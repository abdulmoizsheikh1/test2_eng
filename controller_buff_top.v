==> flow/design.v <==
module buffer_top_64x8(clk, rst, addr_in_wr, in_data, wr_en_0, addr_in_rd, out_data, op_en_1);
input clk;
input rst;
input [2:0] addr_in_wr;
input [63:0] in_data;
input wr_en_0;
input [2:0] addr_in_rd;
output reg [63:0] out_data;
input op_en_1;
reg [63:0] mem [7:0];
always @ (posedge clk,posedge rst)
begin
if (rst)
begin
mem[0]=0;
mem[1]=0;
mem[2]=0;
mem[3]=0;
mem[4]=0;
mem[5]=0;
mem[6]=0;
mem[7]=0;
end
else
begin
if(wr_en_0)
begin
mem[addr_in_wr]=in_data;
end
end
end
always @ (posedge clk,posedge rst)
begin
if (rst)
begin
out_data=0;
end
else
begin
if(op_en_1)
begin
out_data=mem[addr_in_rd];
end
end
end
endmodule
module controller_buff_top(clk,rst,en,in_data,out_data,state,v_flag,addr_in,we_in,addr_out_flag,oe_flag);
input clk;
input rst;
input en;
input [2:0] addr_in;
input we_in;
input [63:0] in_data;
output [63:0] out_data;
input [1:0] state;
output reg v_flag;
output [2:0] addr_out_flag;
output oe_flag;
reg [2:0] addr_in_temp;
reg we_in_reg;
reg [63:0] in_data_temp;
reg [2:0] counter;
wire out_en;
assign out_en=(counter==3'd3)?1'b1:1'b0;
reg [2:0] addr_out, addr_out_r1, addr_out_r2;
reg [1:0] startup;
assign oe_flag=out_en;
assign addr_out_flag=addr_out;
buffer_top_64x8 buff1
(
.clk(clk), 
.rst(rst), 
.addr_in_wr(addr_in), 
.in_data(in_data), 
.wr_en_0(we_in), 
.addr_in_rd(addr_out), 
.out_data(out_data), 
.op_en_1(out_en)
);
always @ (posedge clk, posedge rst)
begin
if (rst)
begin
addr_in_temp<=0;
we_in_reg<=0;
end
else if(!en)
begin
addr_in_temp<=addr_in_temp;
we_in_reg<=we_in_reg;
end
else
begin
if(we_in)
begin
addr_in_temp<=addr_in;
we_in_reg<=1'b1;
end
else
begin
addr_in_temp<=addr_in_temp;
we_in_reg<=we_in_reg;
end
end
end
always @ (posedge clk, posedge rst)
begin
if (rst)
begin
counter<=0;
end
else if(!en)
begin
counter<=0;
end
else
begin
if(we_in_reg) begin
case (addr_in_temp)
3'b000:begin
counter<=3'd1;
end
3'b001:begin
counter<=3'd2;
end
3'b010:begin
counter<=3'd3;
end
default:begin
if(addr_in_temp>3'b010)
counter<=3'd3;
else
counter<=counter;
end
endcase
end
else
counter<=counter;
end
end
always @ (posedge clk, posedge rst)
begin
if(rst)
begin
startup<=0;
end
else if(!en)
begin
startup<=0;
end
else 
begin
if(addr_out==0 && out_en && startup<2'b11)
startup<=startup+1;
else
startup<=startup;
end
end
always @ (posedge clk, posedge rst)
begin
if(rst)
begin
addr_out<=3'b000;
end
else if(!en)
begin
addr_out<=3'b000;
end
else 
begin
if(addr_out<addr_in_temp && state==2'b00 && out_en && addr_out==addr_out_r2 && startup==2'b11)
begin
addr_out<=addr_out+1;
end
else
begin
addr_out<=addr_out;
end
end
end
always @ (posedge clk, posedge rst)
begin
if(rst)
begin
addr_out_r1<=3'b000;
addr_out_r2<=3'b000;
end
else if(!en)
begin
addr_out_r1<=3'b000;
addr_out_r2<=3'b000;
end
else 
begin
addr_out_r1<=addr_out;
addr_out_r2<=addr_out_r1;
end
end
always @ (posedge clk, posedge rst)
begin
if(rst)
begin
v_flag<=0;
end
else if(!en)
begin
v_flag<=0;
end
else 
begin
if(addr_out_r1!=addr_out && addr_out!=0)
v_flag<=1'b1;
else if(addr_out==0 && out_en && startup<2'b01)
v_flag<=1'b1;
else
v_flag<=1'b0;
end
end
endmodule
## Reports on controller_buff_top

What the tools print for controller_buff_top, step after step.
Lines are those of the file above, counted from 1.
Cell names lack the library's common part.
The mark n/a stands for no value.

| inputs | value |
|---|---|
| design top | controller_buff_top |
| clock input | clk |
| library | sky130hd |
| timing corner | tt_025C_1v80 |

## Word-level counts

Source: Yosys, flattened and elaborated. Widths are those after wreduce. Registers that Yosys merges into a memory's read port (data or address) are not register bits. Print and check cells do not count. Equal cells are merged and count once.

| bit counts | value |
|---|---|
| word-level cells | 109 |
| flip-flop bits (word level) | 595 |

| cells by class | value |
|---|---|
| $lt $le $gt $ge | 4 |
| muxes and demuxes | 23 |
| add/sub/neg operators | 2 |
| bitwise gates (word level) | 8 |
| equality and inequality tests | 24 |
| reductions and logical operators | 31 |

Operator list:

| operator | count |
|---|---|
| 64-bit parallel mux with 8-bit select | 1 |
| 64-bit two-way mux | 8 |
| 7-bit OR reduction | 8 |
| 3-bit == test with constant B | 8 |
| 3-bit two-way mux | 7 |
| 2-bit AND reduction | 10 |
| 3-bit by 2-bit == test with 1-bit output with constant B | 6 |
| 3-bit by 1-bit == test with 1-bit output with constant B | 3 |
| 3-bit logical NOT | 3 |
| 3-bit parallel mux with 3-bit select | 1 |
| 1-bit logical AND | 8 |
| 1-bit NOT | 8 |
| 2-bit by 1-bit != test with 1-bit output with constant B | 3 |
| 5-bit by 1-bit != test with 1-bit output with constant B | 1 |
| 2-bit two-way mux | 2 |
| 1-bit two-way mux | 4 |
| 3-bit by 1-bit adder with 3-bit output with constant B | 1 |
| 3-bit by 2-bit > comparator with 1-bit output with constant B | 1 |
| 3-bit less-than comparator | 1 |
| 3-bit == test | 1 |
| 3-bit != test | 1 |
| 3-bit nonzero test | 1 |
| 2-bit by 1-bit adder with 2-bit output with constant B | 1 |
| 2-bit by 1-bit less-than comparator with 1-bit output with constant B | 1 |
| 2-bit less-than comparator with constant B | 1 |
| 2-bit == test with constant B | 1 |
| 2-bit logical NOT | 1 |

## Depth

Longest topological path by Yosys (ltp), each cell counted once; first at word level (registers and memories cut), then after technology mapping (sequential cells cut; the memories' decode and read muxes count).

| logic depth | value |
|---|---|
| word-level depth | 7 |
| ABC_AREA | 0 |
| mapped depth | 11 |
| mapped depth without buffers | 6 |

## Netlist

The flow's flattened synthesis, as Yosys stat reports it; memories are mapped. The netlist is that of the ABC_AREA named above (0 if unset); the other value can give another one.
Totals and module areas in this step are rounded.

| mapped netlist | value |
|---|---|
| flip-flop cells | 593 |
| mapped area | 25450 um2 |
| sequential part of the area | 14840 um2 |
| cells in the netlist | 1888 |

Cells by type:

| cell type | count | total area (um2) |
|---|---|---|
| dfrtp_1 | 593 | 1.48E+04 |
| mux2_2 | 486 | 5.47E+03 |
| a22oi_1 | 85 | 638.112 |
| o21ai_0 | 87 | 435.418 |
| a222oi_1 | 42 | 420.403 |
| o22ai_1 | 64 | 400.384 |
| a221oi_1 | 43 | 376.611 |
| inv_1 | 95 | 356.592 |
| nor3b_1 | 43 | 322.81 |
| clkbuf_1 | 66 | 247.738 |
| buf_2 | 48 | 240.23 |
| a21oi_1 | 43 | 215.206 |
| a32o_1 | 21 | 210.202 |
| o221ai_1 | 21 | 183.926 |
| buf_6 | 12 | 135.13 |
| ha_1 | 10 | 125.12 |
| buf_4 | 15 | 112.608 |
| mux2_1 | 10 | 112.608 |

Not listed: further types 20, cells in them 104.
By module: a second synthesis without flattening, with its own total; a netlist apart from the flattened one above.

| second synthesis, totals | value |
|---|---|
| cell total of the unflattened synthesis | 1976 |
| area (unflattened synthesis) | 26280 um2 |

Each row is one instance without its submodules.

Modules:

| module | area (um2) | cells | times used |
|---|---|---|---|
| buffer_top_64x8 | 25420 | 1901 | 1 |
| controller_buff_top | 853.3 | 75 | 1 |

## Path before layout

OpenSTA on the mapped netlist: ideal clock, no wires. The path of least setup slack (recovery checks aside). Input and output delay are each 20% of the period. Register names are those of the netlist, which keeps one name where synthesis merged equal registers.

| timing path after synthesis | value |
|---|---|
| kind | register to register |
| start point | register addr_out[2] |
| end point | register buff1.out_data[0] |
| slack | 0.437 ns |
| period | 2.76 ns |
| data required time | 2.625 ns |
| stages on the path | 11 |
| path delay | 2.324 ns |
| arrival time | 2.189 ns |
| library setup time | 0.135 ns |
| synthesis period reached | 2.323 ns |

"path delay" is the arrival time less input delay plus setup time.
"stages on the path": output pins that drive a net of the path, with the launching flip-flop's if there is one; two outputs of one cell count as two.
"synthesis period reached" is the clock period less the worst setup slack; recovery checks do not enter. This is arithmetic on one report: input and output delays are still those of the set period (20% each).
Between the ends stands the longest chain of elaborated cells between them, by number of cells; it is not shown to be the way that was timed. Of several equally long chains one is given.
A line is the first line of the expression or statement that the cell stems from. Yosys adds cells for indexed reads and writes and turns some case tables into memories.
At most two assigning lines are given for a register; there are more.

| on the way, after synthesis | value |
|---|---|
| cell sequence | dfrtp_1 > buf_2 > buf_2 > inv_1 > buf_2 > ha_1 > clkbuf_1 > buf_1 > a222oi_1 > nor3b_1 > o22ai_1 |
| length of the longest elaborated chain | 2 |
| elaborated cells on any way between the ends | 9 |
| classes of those cells | eq/ne (7); mux (1); reduce/logical (1) |

RTL lines, path after synthesis:

| item | line | RTL |
|---|---|---|
| start: declaration | 65 | `reg [2:0] addr_out, addr_out_r1, addr_out_r2;` |
| start: assignment | 173 | `addr_out<=addr_out+1;` |
| start: assignment | 177 | `addr_out<=addr_out;` |
| 3-bit == test | 42 | `out_data=mem[addr_in_rd];` |
| 64-bit parallel mux with 8-bit select | 42 |  |
| end: assignment | 36 | `out_data=0;` |
| end: assignment | 42 |  |
| end: declaration | 8 | `output reg [63:0] out_data;` |

## Path in the finished layout

From the final timing report of run 1: the path of least setup slack in the routed layout; clock arrival at registers is part of the times.

| timing path post-layout | value |
|---|---|
| kind | register to register |
| start point | register addr_out[2] |
| end point | register buff1.out_data[42] |
| arrival time | 2.67 ns |
| period | 1.64 ns |
| slack | -0.55 ns |
| data required time | 2.12 ns |
| stages on the path | 12 |
| library setup time | 0.15 ns |

Between the ends stands the longest chain of elaborated cells between them, by number of cells; it is not shown to be the way that was timed. Of several equally long chains one is given.
At most two assigning lines are given for a register; there are more.

| on the way, post-layout | value |
|---|---|
| cell sequence | dfrtp_2 > buf_8 > buf_12 > inv_8 > buf_12 > ha_4 > clkbuf_16 > clkbuf_16 > a22oi_2 > o221ai_2 > nor3_4 > o22ai_1 |
| length of the longest elaborated chain | 2 |
| elaborated cells on any way between the ends | 9 |
| classes of those cells | eq/ne (7); mux (1); reduce/logical (1) |

RTL lines, path post-layout:

| item | line | RTL |
|---|---|---|
| start: declaration | 65 | `reg [2:0] addr_out, addr_out_r1, addr_out_r2;` |
| start: assignment | 173 | `addr_out<=addr_out+1;` |
| start: assignment | 177 | `addr_out<=addr_out;` |
| 3-bit == test | 42 | `out_data=mem[addr_in_rd];` |
| 64-bit parallel mux with 8-bit select | 42 |  |
| end: assignment | 36 | `out_data=0;` |
| end: assignment | 42 |  |
| end: declaration | 8 | `output reg [63:0] out_data;` |

# Flow runs of controller_buff_top

Stored flow runs of controller_buff_top (2 of them; Yosys, OpenROAD, sky130hd). They differ in their settings and are not a sequence. Constraints: input delay and output delay 20% of the set period each, output load 0.01 pF.
"period reached": clock period set for the run, less the worst setup slack. It is reckoned from that one timing run; input and output delays stay at 20% of the period that was set.
"allowed time less slack (worst setup path)" is the time allowed to the run's worst setup path (the clock period less input and output delay, where it has them) less its slack. Clock arrival times count: a late capture clock shortens it, a late launch clock lengthens it.
By "total design power" is meant OpenSTA's value without simulated activity: inputs other than the clock are taken to toggle once in ten clock periods, and the tool carries that through the logic.
The results are shown rounded.
Settings: - = not set for that run.

| stored run | period_ns | CORE_UTILIZATION | PLACE_DENSITY_LB_ADDON | CORE_MARGIN | CELL_PAD_IN_SITES_GLOBAL_PLACEMENT | CELL_PAD_IN_SITES_DETAIL_PLACEMENT | GPL_TIMING_DRIVEN | CTS_CLUSTER_SIZE | CAP_MARGIN | SLEW_MARGIN | total design power (µW) | allowed time less slack (worst setup path) (ns) | kind of the worst setup path | lowest setup slack (ns) | standard-cell area after layout (um2) | total die area (um2) | utilization in the final report (%) | synthesized cell area (um2) | period reached (ns) | post-route setup TNS (ns) |
|---|---|---|---|---|---|---|---|---|---|---|---|---|---|---|---|---|---|---|---|---|
| run 1 | 1.64 | 16 | 0.17 | 7 | 2 | 2 | 0 | 21 | 20 | 20 | 42410 | 2.19 | register to register | -0.550 | 34910 | 170400 | 22.1 | 25450 | 2.190 | -32.72 |
| run 2 | 2.15 | 40 | - | 2 | - | - | - | - | 20 | 20 | 29890 | 2.14 | register to register | 0.009 | 31720 | 65650 | 50.4 | 25450 | 2.141 | 0.000 |
